==> flow/design.v <==
module  ball ( input         Reset, 
                             frame_clk,
						input				[15:0] keycode, 
               output [9:0]  BallX, BallY, BallS,	 
					output logic [8:0] LEDG
              );
    logic [9:0] Ball_X_Pos, Ball_X_Motion, Ball_Y_Pos, Ball_Y_Motion;
    logic [9:0] Ball_X_Pos_in, Ball_X_Motion_in, Ball_Y_Pos_in, Ball_Y_Motion_in;
    parameter [9:0] Ball_X_Center=320;   
    parameter [9:0] Ball_Y_Center=240;   
    parameter [9:0] Ball_X_Min=0;        
    parameter [9:0] Ball_X_Max=639;      
    parameter [9:0] Ball_Y_Min=0;        
    parameter [9:0] Ball_Y_Max=479;      
    parameter [9:0] Ball_X_Step=1;       
    parameter [9:0] Ball_Y_Step=1;       
    parameter [9:0] Ball_Size=4;         
    assign BallX = Ball_X_Pos;
    assign BallY = Ball_Y_Pos;
    assign BallS = Ball_Size;
	 initial
	 begin
    Ball_X_Pos_in <= 320;
	 Ball_Y_Pos_in <= 240;
	 end
    always_ff @ (posedge frame_clk)
    begin
        if (Reset)
        begin
            Ball_X_Pos <= Ball_X_Center;
            Ball_Y_Pos <= Ball_Y_Center;
            Ball_X_Motion <= 10'd0;
            Ball_Y_Motion <= 10'd0;
        end
        else 
        begin
            Ball_X_Pos <= Ball_X_Pos_in;
            Ball_Y_Pos <= Ball_Y_Pos_in;
            Ball_X_Motion <= Ball_X_Motion_in;
            Ball_Y_Motion <= Ball_Y_Motion_in;
        end
    end
    always_comb
    begin
		  case(keycode)
		  default:
		  begin
        Ball_X_Motion_in = Ball_X_Motion;
        Ball_Y_Motion_in = Ball_Y_Motion;
		  LEDG = 9'b0;
		  end
        16'h001A:  
		  begin
			Ball_Y_Motion_in = (~(Ball_Y_Step) + 1'b1);
			Ball_X_Motion_in = 10'b0;
			LEDG = 9'b0001;
		  end
		  16'h0004:  
		   begin
			Ball_X_Motion_in = (~(Ball_X_Step) + 1'b1);
			Ball_Y_Motion_in = 10'b0;
			LEDG = 9'b0010;
		  end
		  16'h0007:  
		   begin
			Ball_X_Motion_in = Ball_X_Step;
			Ball_Y_Motion_in = 10'b0;
			LEDG = 9'b0100;
		  end
		  16'h0016:  
		   begin
			Ball_Y_Motion_in = Ball_Y_Step;
			Ball_X_Motion_in = 10'b0;
			LEDG = 9'b1000;
		  end
		  endcase
        if( Ball_Y_Pos + Ball_Size >= Ball_Y_Max )   
            Ball_Y_Motion_in = (~(Ball_Y_Step) + 1'b1);   
        else if ( Ball_Y_Pos <= Ball_Y_Min + Ball_Size )   
            Ball_Y_Motion_in = Ball_Y_Step;
			if( Ball_X_Pos + Ball_Size >= Ball_X_Max )   
            Ball_X_Motion_in = (~(Ball_X_Step) + 1'b1);   
        else if ( Ball_X_Pos <= Ball_X_Min + Ball_Size )   
            Ball_X_Motion_in = Ball_X_Step;
        Ball_X_Pos_in = Ball_X_Pos + Ball_X_Motion;
        Ball_Y_Pos_in = Ball_Y_Pos + Ball_Y_Motion;
    end
endmodule
### Reports on ball

The steps from the RTL of ball to its reports follow in flow order.
Line numbers count from 1 in the design file above.
Cell names lack the library's common part.
A cell with n/a has no value.

| set-up | value |
|---|---|
| top module | ball |
| clock | frame_clk |
| cell library | sky130hd |
| library corner | tt_025C_1v80 |

### Word-level counts

Counts by Yosys on the flattened word-level netlist (proc, flatten, opt, wreduce; memories kept). Register bits leave out memories and registers merged into their read ports (data or address). Print and check cells are left out. Cells with the same type and inputs are merged into one.

| operators by class | value |
|---|---|
| $add $sub $neg | 4 |
| multipliers | 0 |
| divide/modulo/power cells | 0 |
| order comparisons | 4 |
| equal/unequal tests | 4 |
| shift operators | 0 |
| multiplexer cells | 7 |
| bitwise logic cells | 0 |
| reductions and logical operators | 4 |

Operators by type and width:

| operator | number |
|---|---|
| 10-bit case mux with 3-bit select | 2 |
| 10-bit two-way mux | 4 |
| 16-bit by 3-bit == test with 1-bit output (second input constant) | 2 |
| 16-bit by 5-bit == test with 1-bit output (second input constant) | 2 |
| 10-bit adder | 2 |
| 10-bit by 3-bit adder with 10-bit output (second input constant) | 2 |
| 10-bit by 3-bit <= comparator with 1-bit output (second input constant) | 2 |
| 4-bit case mux with 4-bit select | 1 |
| 10-bit >= comparator (second input constant) | 1 |
| 10-bit by 9-bit >= comparator with 1-bit output (second input constant) | 1 |
| 5-bit nonzero test | 2 |
| 2-bit OR reduction | 2 |

| word-level totals | value |
|---|---|
| flip-flop bits (word level) | 40 |
| latch bits | 0 |
| memory bits (writable) | 0 |
| ROM bits | 0 |
| word width x clocked read ports | 0 |
| memories kept | 0 |
| input bits | 18 |
| elaborated cells | 27 |

### Depth

Longest topological path by Yosys (ltp), each cell counted once; first at word level (registers and memories cut), then after technology mapping (sequential cells cut; the memories' decode and read muxes count).

| depth | value |
|---|---|
| depth in word-level cells | 5 |
| ABC_AREA | 0 |
| mapped depth | 8 |
| mapped depth without buffers | 8 |

### Synthesis result

The flow's flattened synthesis, as Yosys stat reports it; memories are mapped. The netlist is that of the ABC_AREA named above (0 if unset); the other value can give another one.

| mapped netlist | value |
|---|---|
| cells in the netlist | 209 |
| cell area after synthesis | 1809.2 µm² |
| mapped flip-flops | 24 |

Cell types:

| cell | number |
|---|---|
| dfxtp_1 | 24 |
| ha_1 | 18 |
| buf_4 | 15 |
| nor2_1 | 18 |
| xor2_1 | 7 |
| o21ai_0 | 12 |
| a21oi_1 | 11 |
| o21a_1 | 6 |
| nand2b_1 | 7 |
| xnor2_1 | 5 |
| fa_1 | 2 |
| nor3_1 | 8 |
| a21o_1 | 5 |
| a31oi_1 | 6 |
| nor2b_1 | 5 |
| nand2_1 | 7 |
| and3_1 | 4 |
| nand3_1 | 5 |

Not listed: further types 25, cells in them 44.

### Worst setup path after synthesis

Path of least setup slack by OpenSTA after synthesis, without wires, with an ideal clock, recovery checks aside; 20% of the period is set as input and as output delay. Where synthesis merged equal registers, the netlist keeps one of their names.

| timing path post-synthesis | value |
|---|---|
| kind | in2out |
| start point | input port keycode[9] |
| end point | output port LEDG[2] |
| period | 4.37 ns |
| output delay | 0.874 ns |
| time at the first pin | 0.874 ns |
| arrival | 1.764 ns |
| required time | 3.496 ns |
| path slack | 1.732 ns |
| path delay | 0.890 ns |
| stages | 3 |
| synthesis period reached | 2.638 ns |

"path delay" is the arrival time less input delay plus setup time.
A path that ends at an output port has no setup time.
"stages" counts driving pins, that of a launching flip-flop among them; a cell with two outputs on the path counts twice.
"synthesis period reached" is the clock period less the worst setup slack; recovery checks do not enter. This is arithmetic on one report: input and output delays are still those of the set period (20% each).
Between the ends stands the longest chain of elaborated cells between them, by number of cells; it is not shown to be the way that was timed. Of several equally long chains one is given.
A line is the first line of the expression or statement that the cell stems from. Yosys adds cells for indexed reads and writes and turns some case tables into memories.

| between the ends, post-synthesis | value |
|---|---|
| cell sequence | nor4_2 nand4b_2 nor3_1 |
| length of the longest elaborated chain | 2 |

RTL lines, path post-synthesis:

| element | RTL line | text |
|---|---|---|
| start, declared | 3 | `input [15:0] keycode,` |
| 16-bit by 5-bit == test with 1-bit output | 45 | `case(keycode)` |
| 4-bit case mux with 4-bit select | 45 |  |
| end, declared | 5 | `output logic [8:0] LEDG` |

### Timing after layout

From the final timing report of entry A: the path of least setup slack in the routed layout; clock arrival at registers is part of the times.

| timing path post-layout | value |
|---|---|
| kind | in2out |
| start point | input port keycode[13] |
| end point | output port LEDG[2] |
| period | 3.19 ns |
| output delay | 0.64 ns |
| time at the first pin | 0.64 ns |
| arrival | 2.42 ns |
| required time | 2.55 ns |
| path slack | 0.13 ns |
| stages | 5 |

Between the ends stands the longest chain of elaborated cells between them, by number of cells; it is not shown to be the way that was timed. Of several equally long chains one is given.

| between the ends, post-layout | value |
|---|---|
| cell sequence | clkdlybuf4s50_1 nor4_4 nand4b_2 nor3_1 clkdlybuf4s50_1 |
| length of the longest elaborated chain | 2 |

RTL lines, path post-layout:

| element | RTL line | text |
|---|---|---|
| start, declared | 3 | `input [15:0] keycode,` |
| 16-bit by 5-bit == test with 1-bit output | 45 | `case(keycode)` |
| 4-bit case mux with 4-bit select | 45 |  |
| end, declared | 5 | `output logic [8:0] LEDG` |

Record of 2 stored runs of the RTL-to-layout flow on ball, platform sky130hd. The runs are unordered. Constraints: input delay and output delay 20% of the set period each, output load 0.01 pF.
"period reached" means the clock period less the worst setup slack. The figure is calculated, with input and output delays left at 20% of the set period.
"total power after layout": no workload was simulated; the value follows from the tool's default switching activity.

#### Entry A

| setting | value |
|---|---|
| period_ns | `3.19` |
| CAP_MARGIN | `20` |
| CORE_MARGIN | `2` |
| CORE_UTILIZATION | `40` |
| SLEW_MARGIN | `20` |

| result | value |
|---|---|
| synthesized cell area | 1809.2 µm² |
| full die area | 5077.3 µm² |
| standard-cell area of the final layout | 2318.5 µm² |
| utilization of the finished layout | 53.2% |
| setup slack of the worst path | 0.128 ns |
| summed negative setup slack | 0.000 ns |
| total power after layout | 1.806 mW |
| period reached | 3.062 ns |

#### Entry B

| setting | value |
|---|---|
| period_ns | `1.68` |
| CORE_UTILIZATION | `35` |
| PLACE_DENSITY_LB_ADDON | `0.19` |
| CORE_MARGIN | `2` |
| CELL_PAD_IN_SITES_GLOBAL_PLACEMENT | `0` |
| TNS_END_PERCENT | `35` |
| CTS_CLUSTER_SIZE | `33` |
| MIN_ROUTING_LAYER | `met1` |
| CAP_MARGIN | `20` |
| SLEW_MARGIN | `20` |

| result | value |
|---|---|
| synthesized cell area | 1809.2 µm² |
| full die area | 5760.1 µm² |
| standard-cell area of the final layout | 3025.4 µm² |
| utilization of the finished layout | 60.0% |
| setup slack of the worst path | -0.349 ns |
| summed negative setup slack | -1.537 ns |
| total power after layout | 4.594 mW |
| period reached | 2.029 ns |
